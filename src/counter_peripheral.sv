==> flow/design.v <==
module counter_peripheral (
    input  logic        clk,
    input  logic        rst_n,
    input  logic        awvalid,
    output logic        awready,
    input  logic [31:0] awaddr,
    input  logic        wvalid,
    output logic        wready,
    input  logic [31:0] wdata,
    input  logic [3:0]  wstrb,
    output logic        bvalid,
    input  logic        bready,
    output logic [1:0]  bresp,   
    input  logic        arvalid,
    output logic        arready,
    input  logic [31:0] araddr,
    output logic        rvalid,
    input  logic        rready,
    output logic [31:0] rdata,
    output logic [1:0]  rresp    
);
    logic [31:0] ctrl;
    logic [31:0] count;
    logic [31:0] init_val;
    logic        counting;
    logic        ctrl_prev;   
    typedef enum logic [1:0] {
        W_IDLE,
        W_WAIT_DATA,
        W_RESPONSE
    } write_state_t;
    write_state_t wr_state;
    logic [31:0] wr_addr_reg;
    typedef enum logic [1:0] {
        R_IDLE,
        R_RESPONSE
    } read_state_t;
    read_state_t rd_state;
    logic [31:0] rd_addr_reg;
    always_ff @(posedge clk or negedge rst_n) begin
        if (!rst_n) begin
            ctrl <= 32'd0;
            init_val <= 32'd0;
            wr_state <= W_IDLE;
            wr_addr_reg <= 32'd0;
            awready <= 1'b0;
            wready <= 1'b0;
            bvalid <= 1'b0;
            bresp <= 2'b00;
        end else begin
            case (wr_state)
                W_IDLE: begin
                    awready <= 1'b1;
                    wready <= 1'b1;
                    bvalid <= 1'b0;
                    if (awvalid && awready) begin
                        wr_addr_reg <= awaddr;
                        awready <= 1'b0;
                        if (wvalid && wready) begin
                            case (awaddr)
                                32'h00: ctrl <= wdata;
                                32'h08: init_val <= wdata;
                                default: ;
                            endcase
                            wr_state <= W_RESPONSE;
                            wready <= 1'b0;
                            bvalid <= 1'b1;
                            bresp <= 2'b00;  
                        end else begin
                            wr_state <= W_WAIT_DATA;
                        end
                    end else if (wvalid && wready) begin
                        wready <= 1'b0;
                        wr_state <= W_WAIT_DATA;  
                    end
                end
                W_WAIT_DATA: begin
                    if (wvalid && !wready) begin
                        wready <= 1'b1;
                        case (wr_addr_reg)
                            32'h00: ctrl <= wdata;
                            32'h08: init_val <= wdata;
                            default: ;
                        endcase
                        wr_state <= W_RESPONSE;
                        wready <= 1'b0;
                        bvalid <= 1'b1;
                        bresp <= 2'b00;
                    end else if (awvalid && !awready) begin
                        awready <= 1'b1;
                        wr_addr_reg <= awaddr;
                        case (awaddr)
                            32'h00: ctrl <= wdata;
                            32'h08: init_val <= wdata;
                            default: ;
                        endcase
                        wr_state <= W_RESPONSE;
                        awready <= 1'b0;
                        bvalid <= 1'b1;
                        bresp <= 2'b00;
                    end
                end
                W_RESPONSE: begin
                    if (bvalid && bready) begin
                        bvalid <= 1'b0;
                        wr_state <= W_IDLE;
                    end
                end
            endcase
        end
    end
    always_ff @(posedge clk or negedge rst_n) begin
        if (!rst_n) begin
            count <= 32'd0;
            counting <= 1'b0;
            ctrl_prev <= 1'b0;
        end else begin
            ctrl_prev <= ctrl[0];
            if (!ctrl_prev && ctrl[0]) begin
                count <= init_val;
                counting <= 1'b1;
            end else if (ctrl[0] && counting) begin
                count <= count + 1;
            end else if (!ctrl[0]) begin
                counting <= 1'b0;
            end
        end
    end
    always_ff @(posedge clk or negedge rst_n) begin
        if (!rst_n) begin
            rd_state <= R_IDLE;
            rd_addr_reg <= 32'd0;
            arready <= 1'b0;
            rvalid <= 1'b0;
            rdata <= 32'd0;
            rresp <= 2'b00;
        end else begin
            case (rd_state)
                R_IDLE: begin
                    arready <= 1'b1;
                    rvalid <= 1'b0;
                    if (arvalid && arready) begin
                        rd_addr_reg <= araddr;
                        arready <= 1'b0;
                        rvalid <= 1'b1;
                        rresp <= 2'b00;  
                        case (araddr)
                            32'h00: rdata <= ctrl;
                            32'h04: rdata <= count;
                            32'h08: rdata <= init_val;
                            default: begin
                                rdata <= 32'd0;
                                rresp <= 2'b10;  
                            end
                        endcase
                        rd_state <= R_RESPONSE;
                    end
                end
                R_RESPONSE: begin
                    if (rvalid && rready) begin
                        rvalid <= 1'b0;
                        rd_state <= R_IDLE;
                    end
                end
            endcase
        end
    end
endmodule
Reports on counter_peripheral
Tool output for the design above, in the order of the flow.
Line numbers count from 1 in the design file above.
Operators carry their Yosys type and port widths (W data, S select, Z words).
Library cell names are shortened.
The mark -- stands for no value.
Set-up
  top: counter_peripheral
  clock: clk
  standard-cell library: sky130hd
  timing corner: tt_025C_1v80

Word level
Counts by Yosys on the flattened word-level netlist (proc, flatten, opt, wreduce; memories kept). Register bits leave out memories and registers merged into their read ports (data or address). Print and check cells are left out. Cells with the same type and inputs are merged into one.
Word-level totals
  flip-flop bits (word level): 175
  input bits: 107
Cells by class
  add/sub/neg operators: 1
  equality and inequality tests: 21
  mux-type cells: 57
  reductions and logical operators: 34
Operator list (number)
  $mux W32: 17
  $pmux W32 S2: 3
  $eq A32 B4 Y1 const B: 3
  $logic_not A32 Y1: 3
  $pmux W32 S3: 1
  $add A32 B1 Y32 const B: 1
  $eq A32 B3 Y1 const B: 1
  $mux W2: 13
  $ne A2 B2 Y1 const B: 9
  $mux W1: 16
  $ne A3 B3 Y1 const B: 4
  $reduce_and A4 Y1: 3
  $reduce_and A5 Y1: 2
  $logic_and A1 B1 Y1: 9
  $reduce_and A3 Y1: 3
  $reduce_and A2 Y1: 4
  $pmux W2 S2: 2
  $reduce_bool A2 Y1: 3
  $pmux W2 S3: 1
  $pmux W1 S2: 3
  $eq A2 B1 Y1 const B: 2
  $logic_not A2 Y1: 2
  $logic_not A1 Y1: 3
  $reduce_bool A3 Y1: 1
  $reduce_or A3 Y1: 1
  $pmux W1 S3: 1
  $ne A2 B1 Y1 const B: 1
  $eq A2 B2 Y1 const B: 1

Depth
Depth = most cells in a row (Yosys ltp): at word level without a register or memory, in the mapped netlist without a sequential cell, where the memories' decode and read muxes count.
Depth
  word-level depth: 5
  ABC_AREA: 0
  depth in mapped cells: 7
  mapped depth without buffers: 6

Synthesis result
The flow's flattened synthesis, as Yosys stat reports it; memories are mapped. The netlist is that of the ABC_AREA named above (0 if unset); the other value can give another one.
Mapped netlist
  mapped cells: 771
  chip area (Yosys): 8210.4 µm²
  flip-flops: 173
Cell types (number)
  dfrtp_1: 171
  mux2_2: 87
  nand2_1: 100
  a21oi_1: 54
  o21ai_0: 42
  a22oi_1: 27
  a22o_1: 22
  nor4_1: 27
  mux2i_1: 14
  clkbuf_1: 36
  nand4_1: 19
  nand3_1: 23
  mux2_1: 10
  nor2_1: 28
  a2bb2oi_1: 7
  o22ai_1: 9
  buf_4: 7
  dfstp_2: 2
Not listed: further types 37, cells in them 86.

Timing after synthesis
Path of least setup slack by OpenSTA after synthesis, without wires, with an ideal clock, recovery checks aside; 20% of the period is set as input and as output delay. Where synthesis merged equal registers, the netlist keeps one of their names.
Path after synthesis
  kind: input to register
  from: input awvalid
  to: register init_val[22]
  period: 2840 ps
  library setup time: 127 ps
  time at the first pin: 568 ps
  arrival: 2128 ps
  required time: 2713 ps
  path slack: 585 ps
  path delay: 1687 ps
  stages on the path: 7
  period reached after synthesis: 2255 ps
"path delay" is the arrival time less input delay plus setup time.
"stages on the path" counts driving pins, that of a launching flip-flop among them; a cell with two outputs on the path counts twice.
"period reached after synthesis" is the clock period less the worst setup slack; recovery checks do not enter. This is arithmetic on one report: input and output delays are still those of the set period (20% each).
Between the ends stands the longest chain of elaborated cells between them, by number of cells; it is not shown to be the way that was timed. Of several equally long chains one is given.
A line is the first line of the expression or statement that the cell stems from. Yosys adds cells for indexed reads and writes and turns some case tables into memories.
A register here has more assigning lines than the two given.
Between the ends, after synthesis
  path through: buf_2 nor4b_1 nand4_1 nor4_1 a2bb2oi_1 clkbuf_1 mux2_1
  length of the longest elaborated chain: 4
RTL lines, path after synthesis
  from (decl): line 4  | input  logic        awvalid,
  $logic_and A1 B1 Y1: line 89  | end else if (awvalid && !awready) begin
  $mux W32: line 89
  $mux W32: line 78  | if (wvalid && !wready) begin
  $pmux W32 S2: line 51  | case (wr_state)
  to (assign): line 62  | 32'h08: init_val <= wdata;
  to (assign): line 82  | 32'h08: init_val <= wdata;
  to (decl): line 24  | logic [31:0] init_val;

Worst path after layout
From the final timing report of run A: the path of least setup slack in the routed layout; clock arrival at registers is part of the times.
The report prints the path's times to 10 ps; the period is as set.
Path post-layout
  kind: input to register
  from: input awaddr[13]
  to: register ctrl[22]
  period: 3640 ps
  library setup time: 110 ps
  time at the first pin: 730 ps
  arrival: 3550 ps
  required time: 3950 ps
  path slack: 400 ps
  stages on the path: 8
Between the ends stands the longest chain of elaborated cells between them, by number of cells; it is not shown to be the way that was timed. Of several equally long chains one is given.
A register here has more assigning lines than the two given.
Between the ends, post-layout
  path through: clkdlybuf4s50_1 nor4_1 nand4_1 nor4_1 a2bb2oi_4 buf_16 buf_4 mux2_2
  length of the longest elaborated chain: 5
RTL lines, path post-layout
  from (decl): line 6  | input  logic [31:0] awaddr,
  $logic_not A32 Y1: line 92  | case (awaddr)
  $mux W32: line 92
  $mux W32: line 89  | end else if (awvalid && !awready) begin
  $mux W32: line 78  | if (wvalid && !wready) begin
  $pmux W32 S2: line 51  | case (wr_state)
  to (assign): line 61  | 32'h00: ctrl <= wdata;
  to (assign): line 81  | 32'h00: ctrl <= wdata;
  to (decl): line 22  | logic [31:0] ctrl;

## Implementation results

Settings and measured results of 2 stored flow runs for module counter_peripheral (sky130hd), not sorted in any way. The constraints put input and output delay at 20% of the set period each and load the outputs with 0.01 pF.
"period achieved": clock period set for the run, less the worst setup slack. It is reckoned from that one timing run; input and output delays stay at 20% of the period that was set.
"worst path time" = time allowed to the worst setup path (clock period - input delay - output delay, where it has them) - its slack; a late launch clock adds to it, a late capture clock takes from it.
"total design power" is the tool's figure for a default switching activity; nothing was simulated.
"worst path time" is given in steps of 10 ps.

==> run A: settings <==
{ "period_ns": 3.64, "CAP_MARGIN": 20, "CORE_MARGIN": 2, "CORE_UTILIZATION": 40, "SLEW_MARGIN": 20 }
==> run A: results <==
utilization after layout: 52.5 %
worst path time: 2510 ps
kind of the worst setup path: input to register
total design power: 4042 µW
setup slack of the worst path: 399 ps
period achieved: 3241 ps
standard-cell area after layout: 10578.9 µm²
total negative slack on setup checks: 0 ps
synthesized cell area: 8210.4 µm²
area of the die: 21688.5 µm²

==> run B: settings <==
{ "period_ns": 3.19, "CORE_UTILIZATION": 39, "SETUP_SLACK_MARGIN": 0.18, "PLACE_DENSITY": 0.91, "CORE_ASPECT_RATIO": 1.69, "CORE_MARGIN": 6, "CELL_PAD_IN_SITES_GLOBAL_PLACEMENT": 2, "CELL_PAD_IN_SITES_DETAIL_PLACEMENT": 1, "CAP_MARGIN": 25, "SLEW_MARGIN": 20 }
==> run B: results <==
utilization after layout: 52.1 %
worst path time: 2050 ps
kind of the worst setup path: input to register
total design power: 4631 µW
setup slack of the worst path: 499 ps
period achieved: 2691 ps
standard-cell area after layout: 10680.2 µm²
total negative slack on setup checks: 0 ps
synthesized cell area: 8210.4 µm²
area of the die: 24798.6 µm²
